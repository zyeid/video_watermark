==> flow/design.v <==
`timescale 1ns / 1ps
module FSM_RefWin(
	input pclk,
	input [18:0] addr_in,
	output reg wr
);
parameter width = 640; 
parameter high = 480; 
parameter w_size = 8; 
	reg [1:0] state=2'b00;
	parameter S0=2'b00, S1=2'b01, S2=2'b10;
	reg [18:0] count_s0=0;
	reg [18:0] count_s2;
	reg [18:0] count_s1=0;
always @( posedge pclk ) begin  
	case (state)
		S0: begin  
		 	wr <= 0;
		 	if (addr_in==0)
		 		count_s0=0;
			if (addr_in==count_s0-1+(w_size-1)*width+w_size)
				state <= S1; 				
		end
		S1: begin
			wr <= 1;
			count_s1 <= count_s1 +1;
			if (count_s1==79)	 
				begin     	
	      			state <= S0;
	      			count_s1 <= 0;
	      			count_s0=addr_in+1;
	      		end
	      	else 
	      		begin
	      			state <= S2;
	      			count_s2 = addr_in;
	      		end
		end			
		S2: begin  
			wr <= 0;
			if (addr_in==count_s2+w_size)
				state <= S1;
			else begin
				state <= S2;
			end
		end
	endcase
end
endmodule
# [Tool chain data of FSM_RefWin]
# The steps from the RTL of FSM_RefWin to its reports follow in flow order.
# Line numbers count from 1 in the design file above.
# The mark -- stands for no value.
[inputs] design="FSM_RefWin" clk_port="pclk" lib="sky130hd" corner="tt_025C_1v80"

# [After elaboration]
# Source: Yosys, flattened and elaborated, memories not mapped. Widths are those after wreduce. Registers that Yosys merges into a memory's read port (data or address) are not register bits. Print and check cells do not count. Equal cells are merged and count once.
[bits] ff_bits=60 inputBits=20 output_inout_bits=1 wordCells=37
[classes] add_sub_neg=6 eq_ne=7 mux=9 logic=1 reduce_and_logical=9
[op_table] op="2-to-1 mux 19 bit" count=3
[op_table] op="adder 19 x 1 -> 19 bit (second input constant)" count=2
[op_table] op="case mux 19 bit (select 2 bit)" count=1
[op_table] op="equality test 19 x 32 -> 1 bit" count=1
[op_table] op="adder 21 x 5 -> 22 bit (second input constant)" count=1
[op_table] op="adder 20 x 14 -> 21 bit (second input constant)" count=1
[op_table] op="subtractor 19 x 1 -> 20 bit (second input constant)" count=1
[op_table] op="equality test 19 x 20 -> 1 bit" count=1
[op_table] op="adder 19 x 4 -> 20 bit (second input constant)" count=1
[op_table] op="equality test 19 x 7 -> 1 bit (second input constant)" count=1
[op_table] op="logical NOT 19 bit" count=1
[op_table] op="AND reduction 2 bit" count=3
[op_table] op="case mux 2 bit (select 3 bit)" count=1
[op_table] op="2-to-1 mux 2 bit" count=3
[op_table] op="inequality test 2 bit (second input constant)" count=2
[op_table] op="nonzero test 2 bit" count=2
[op_table] op="nonzero test 3 bit" count=1
[op_table] op="equality test 2 x 1 -> 1 bit (second input constant)" count=1
[op_table] op="equality test 2 bit (second input constant)" count=1
[op_table] op="logical NOT 2 bit" count=1
[op_table] op="OR reduction 2 bit" count=1
[op_table] op="case mux 1 bit (select 2 bit)" count=1
[op_table] op="inverter 1 bit" count=1

# [Logic depth]
# Depth = most cells in a row (Yosys ltp): at word level without a register or memory, in the mapped netlist without a sequential cell, where the memories' decode and read muxes count.
[logic_depth] depth_word=9 abc_area=0 depth_mapped=24 mapped_depth_nobuf=19

# [Mapped cells and area]
# The flow's flattened synthesis, as Yosys stat reports it; memories are mapped. The netlist is that of the ABC_AREA named above (0 if unset); the other value can give another one.
[mapped] cells=559 mapped_area_um2=5001.0 seqArea_um2=1801.7 ff_cells=60 buf_cells=37
[types] type="sky130_fd_sc_hd__edfxtp_1" count=60 type_area_um2=1.8E+03
[types] type="sky130_fd_sc_hd__xnor2_1" count=59 type_area_um2=516.746
[types] type="sky130_fd_sc_hd__xor2_1" count=26 type_area_um2=227.718
[types] type="sky130_fd_sc_hd__nand2_1" count=57 type_area_um2=213.955
[types] type="sky130_fd_sc_hd__nand3_1" count=34 type_area_um2=170.163
[types] type="sky130_fd_sc_hd__nor2_1" count=39 type_area_um2=146.39
[types] type="sky130_fd_sc_hd__nand4_1" count=21 type_area_um2=131.376
[types] type="sky130_fd_sc_hd__ha_1" count=10 type_area_um2=125.12
[types] type="sky130_fd_sc_hd__o21ai_0" count=23 type_area_um2=115.11
[types] type="sky130_fd_sc_hd__clkbuf_1" count=28 type_area_um2=105.101
[types] type="sky130_fd_sc_hd__a21oi_1" count=19 type_area_um2=95.091
[types] type="sky130_fd_sc_hd__mux2i_1" count=9 type_area_um2=90.086
[types] type="sky130_fd_sc_hd__nor4_1" count=14 type_area_um2=87.584
[types] type="sky130_fd_sc_hd__nor3_1" count=14 type_area_um2=70.067
[types] type="sky130_fd_sc_hd__a22o_1" count=7 type_area_um2=61.309
[types] type="sky130_fd_sc_hd__inv_1" count=16 type_area_um2=60.058
[types] type="sky130_fd_sc_hd__and3_1" count=8 type_area_um2=50.048
[types] type="sky130_fd_sc_hd__nor2b_1" count=7 type_area_um2=43.792
# Not listed: further types 52, cells in them 108.

# [Timing after synthesis]
# Source: OpenSTA report_checks on the synthesized netlist (no wires, ideal clock, input and output delay 20% of the period each), path of least setup slack; recovery checks are left aside. Register names are those of the netlist, which keeps one name where synthesis merged equal registers.
[synth_timing] path_type="input to register" startpoint="input addr_in[0]" endpoint="register state[0]" clock_period_ps=6810 in_delay_ps=1362 setup_time_ps=325 t_first_pin_ps=1362 t_arrival_ps=5708 t_required_ps=6485 path_slack_ps=777 delay_ps=4671 driving_pins=24 path_buffers=5 period_less_setup_slack_ps=6033
# "delay_ps" is the arrival time less input delay plus setup time.
# "driving_pins" counts driving pins, that of a launching flip-flop among them; a cell with two outputs on the path counts twice.
# "period_less_setup_slack_ps" = period - worst setup slack (recovery checks aside). The figure is calculated, with input and output delays left at 20% of the set period.
# Between the ends stands the longest chain of elaborated cells between them, by number of cells; it is not shown to be the way that was timed. Of several equally long chains one is given.
# Each line given opens the expression or statement behind the cell; cells for indexed reads and writes are added by Yosys, which also makes memories of some case tables.
# A register here has more assigning lines than the two given.
# The path ends at the enable pin of a flip-flop; only ways to that pin are counted.
[synth_via] path_cell_list="sky130_fd_sc_hd__clkbuf_1 -> sky130_fd_sc_hd__inv_1 -> sky130_fd_sc_hd__ha_1 -> sky130_fd_sc_hd__nor4b_1 -> sky130_fd_sc_hd__and3_1 -> sky130_fd_sc_hd__clkbuf_1 -> sky130_fd_sc_hd__nand2_1 -> sky130_fd_sc_hd__buf_4 -> sky130_fd_sc_hd__clkbuf_1 -> sky130_fd_sc_hd__nand2_1 -> sky130_fd_sc_hd__ha_1 -> sky130_fd_sc_hd__clkbuf_1 -> sky130_fd_sc_hd__nor3_1 -> sky130_fd_sc_hd__a311oi_1 -> sky130_fd_sc_hd__ha_1 -> sky130_fd_sc_hd__nand3b_1 -> sky130_fd_sc_hd__nor4_1 -> sky130_fd_sc_hd__a311oi_1 -> sky130_fd_sc_hd__nand3_1 -> sky130_fd_sc_hd__a31o_4 -> sky130_fd_sc_hd__xor2_1 -> sky130_fd_sc_hd__mux2i_1 -> sky130_fd_sc_hd__a22oi_1 -> sky130_fd_sc_hd__o31ai_2" elab_chain_len=9 cells_between=9 lines_between=3 classes_between="3 x add/sub; 2 x eq/ne; 2 x mux; 2 x reduce/logical"
[synth_lines] element="start, declared" line=4 text="input [18:0] addr_in,"
[synth_lines] element="logical NOT 19 bit" line=19 text="if (addr_in==0)"
[synth_lines] element="2-to-1 mux 19 bit" line=19
[synth_lines] element="2-to-1 mux 19 bit" line=16 text="case (state)"
[synth_lines] element="subtractor 19 x 1 -> 20 bit" line=21 text="if (addr_in==count_s0-1+(w_size-1)*width+w_size)"
[synth_lines] element="adder 20 x 14 -> 21 bit" line=21
[synth_lines] element="adder 21 x 5 -> 22 bit" line=21
[synth_lines] element="equality test 19 x 32 -> 1 bit" line=21
[synth_lines] element="inequality test 2 bit"
[synth_lines] element="AND reduction 2 bit"
[synth_lines] element="end, assigned" line=22 text="state <= S1;"
[synth_lines] element="end, assigned" line=29 text="state <= S0;"
[synth_lines] element="end, declared" line=10 text="reg [1:0] state=2'b00;"

# [Worst path after layout]
# Path of least setup slack in the final report of run 1 (OpenROAD, finished layout, wires in). Where an end is a register, its clock arrival counts in the times.
# The report prints the path's times to 10 ps; the period is as set.
[layout_timing] path_type="input to register" startpoint="input addr_in[0]" endpoint="register state[1]" clock_period_ps=8080 in_delay_ps=1620 setup_time_ps=320 t_first_pin_ps=1620 t_arrival_ps=7490 t_required_ps=8090 path_slack_ps=600 driving_pins=24 path_buffers=5
# Between the ends stands the longest chain of elaborated cells between them, by number of cells; it is not shown to be the way that was timed. Of several equally long chains one is given.
# A register here has more assigning lines than the two given.
# The path ends at the enable pin of a flip-flop; only ways to that pin are counted.
[layout_via] path_cell_list="sky130_fd_sc_hd__clkdlybuf4s50_1 -> sky130_fd_sc_hd__clkbuf_1 -> sky130_fd_sc_hd__inv_1 -> sky130_fd_sc_hd__ha_1 -> sky130_fd_sc_hd__nor4b_1 -> sky130_fd_sc_hd__and3_1 -> sky130_fd_sc_hd__nand2_1 -> sky130_fd_sc_hd__buf_4 -> sky130_fd_sc_hd__clkbuf_2 -> sky130_fd_sc_hd__nand2_1 -> sky130_fd_sc_hd__ha_1 -> sky130_fd_sc_hd__clkbuf_2 -> sky130_fd_sc_hd__nor3_4 -> sky130_fd_sc_hd__a311oi_1 -> sky130_fd_sc_hd__ha_1 -> sky130_fd_sc_hd__nand3b_1 -> sky130_fd_sc_hd__nor4_1 -> sky130_fd_sc_hd__a311oi_2 -> sky130_fd_sc_hd__nand3_1 -> sky130_fd_sc_hd__a31o_4 -> sky130_fd_sc_hd__a22oi_1 -> sky130_fd_sc_hd__mux2_2 -> sky130_fd_sc_hd__nand3_1 -> sky130_fd_sc_hd__o31ai_2" elab_chain_len=9 cells_between=9 lines_between=3 classes_between="3 x add/sub; 2 x eq/ne; 2 x mux; 2 x reduce/logical"
[layout_lines] element="start, declared" line=4 text="input [18:0] addr_in,"
[layout_lines] element="logical NOT 19 bit" line=19 text="if (addr_in==0)"
[layout_lines] element="2-to-1 mux 19 bit" line=19
[layout_lines] element="2-to-1 mux 19 bit" line=16 text="case (state)"
[layout_lines] element="subtractor 19 x 1 -> 20 bit" line=21 text="if (addr_in==count_s0-1+(w_size-1)*width+w_size)"
[layout_lines] element="adder 20 x 14 -> 21 bit" line=21
[layout_lines] element="adder 21 x 5 -> 22 bit" line=21
[layout_lines] element="equality test 19 x 32 -> 1 bit" line=21
[layout_lines] element="inequality test 2 bit"
[layout_lines] element="AND reduction 2 bit"
[layout_lines] element="end, assigned" line=22 text="state <= S1;"
[layout_lines] element="end, assigned" line=29 text="state <= S0;"
[layout_lines] element="end, declared" line=10 text="reg [1:0] state=2'b00;"

## Implementation results

Module FSM_RefWin, platform sky130hd: 2 stored runs of the flow (Yosys, OpenROAD) with differing settings, in no particular order. Input and output delays are each 20% of the period that was set; the output load is 0.01 pF.
"achieved_period_ps" is the run's clock period less its worst setup slack. It is reckoned from that one timing run; input and output delays stay at 20% of the period that was set.
"worstPathTime_ps" is the time allowed to the run's worst setup path (the clock period less input and output delay, where it has them) less its slack. Clock arrival times count: a late capture clock shortens it, a late launch clock lengthens it.
"design_power_uw" is the tool's figure for a default switching activity; nothing was simulated.
"worstPathTime_ps" is given in steps of 10 ps.

[flow] run 1: files
==> flow/run.sh <==
#!/bin/bash
# the make line also repeats the synthesis and layout settings of config.mk as NAME=value (left out here)
make -C /OpenROAD-flow-scripts/flow DESIGN_CONFIG=/design/flow/config.mk WORK_HOME=/design/flow/orfs CLKGATE_MAP_FILE= finish
==> flow/config.mk <==
export PLATFORM = sky130hd
export DESIGN_NAME = FSM_RefWin
export DESIGN_NICKNAME = FSM_RefWin
export VERILOG_FILES = /design/flow/design.v
export SDC_FILE = /design/flow/constraint.sdc
export NUM_CORES = 4
export LEC_CHECK = 0
export CAP_MARGIN = 20
export CELL_PAD_IN_SITES_DETAIL_PLACEMENT = 1
export CORE_MARGIN = 2
export CORE_UTILIZATION = 27
export CTS_CLUSTER_DIAMETER = 318
export GPL_TIMING_DRIVEN = 0
export MAX_ROUTING_LAYER = met5
export MIN_ROUTING_LAYER = met2
export PLACE_DENSITY_LB_ADDON = 0.0
export SLEW_MARGIN = 20
==> flow/constraint.sdc <==
create_clock -name core_clock -period 8.08 [get_ports {pclk}]
set_input_delay 1.6160 -clock core_clock [delete_from_list [all_inputs] [get_ports {pclk}]]
set_output_delay 1.6160 -clock core_clock [all_outputs]
set_load 0.01 [all_outputs]

[flow] run 1: metrics
[metrics] finalCellArea_um2 = 5830.6
[metrics] worstPathTime_ps = 5860
[metrics] worstPathKind = input to register
[metrics] worst_setup_slack_ps = 602
[metrics] post_synth_area_um2 = 5001.0
[metrics] die_um2 = 19626.6
[metrics] timing.setup.tns_ps = 0
[metrics] design_power_uw = 2035
[metrics] layout_utilization_pct = 32.2
[metrics] achieved_period_ps = 7478

[flow] run 2: files
==> flow/run.sh <==
#!/bin/bash
# the make line also repeats the synthesis and layout settings of config.mk as NAME=value (left out here)
make -C /OpenROAD-flow-scripts/flow DESIGN_CONFIG=/design/flow/config.mk WORK_HOME=/design/flow/orfs CLKGATE_MAP_FILE= finish
==> flow/config.mk <==
export PLATFORM = sky130hd
export DESIGN_NAME = FSM_RefWin
export DESIGN_NICKNAME = FSM_RefWin
export VERILOG_FILES = /design/flow/design.v
export SDC_FILE = /design/flow/constraint.sdc
export NUM_CORES = 4
export LEC_CHECK = 0
export CAP_MARGIN = 10
export CORE_MARGIN = 2
export CORE_UTILIZATION = 43
export GPL_TIMING_DRIVEN = 0
export HOLD_SLACK_MARGIN = -0.07
export MIN_ROUTING_LAYER = met1
export PLACE_DENSITY = 0.59
export SETUP_SLACK_MARGIN = 2.31
export SLEW_MARGIN = 20
==> flow/constraint.sdc <==
create_clock -name core_clock -period 8.77 [get_ports {pclk}]
set_input_delay 1.7540 -clock core_clock [delete_from_list [all_inputs] [get_ports {pclk}]]
set_output_delay 1.7540 -clock core_clock [all_outputs]
set_load 0.01 [all_outputs]

[flow] run 2: metrics
[metrics] die_um2 = 12509.3
[metrics] achieved_period_ps = 6229
[metrics] timing.setup.tns_ps = 0
[metrics] layout_utilization_pct = 51.6
[metrics] worstPathTime_ps = 4470
[metrics] worstPathKind = input to register
[metrics] worst_setup_slack_ps = 2541
[metrics] design_power_uw = 1840
[metrics] post_synth_area_um2 = 5001.0
[metrics] finalCellArea_um2 = 5863.1
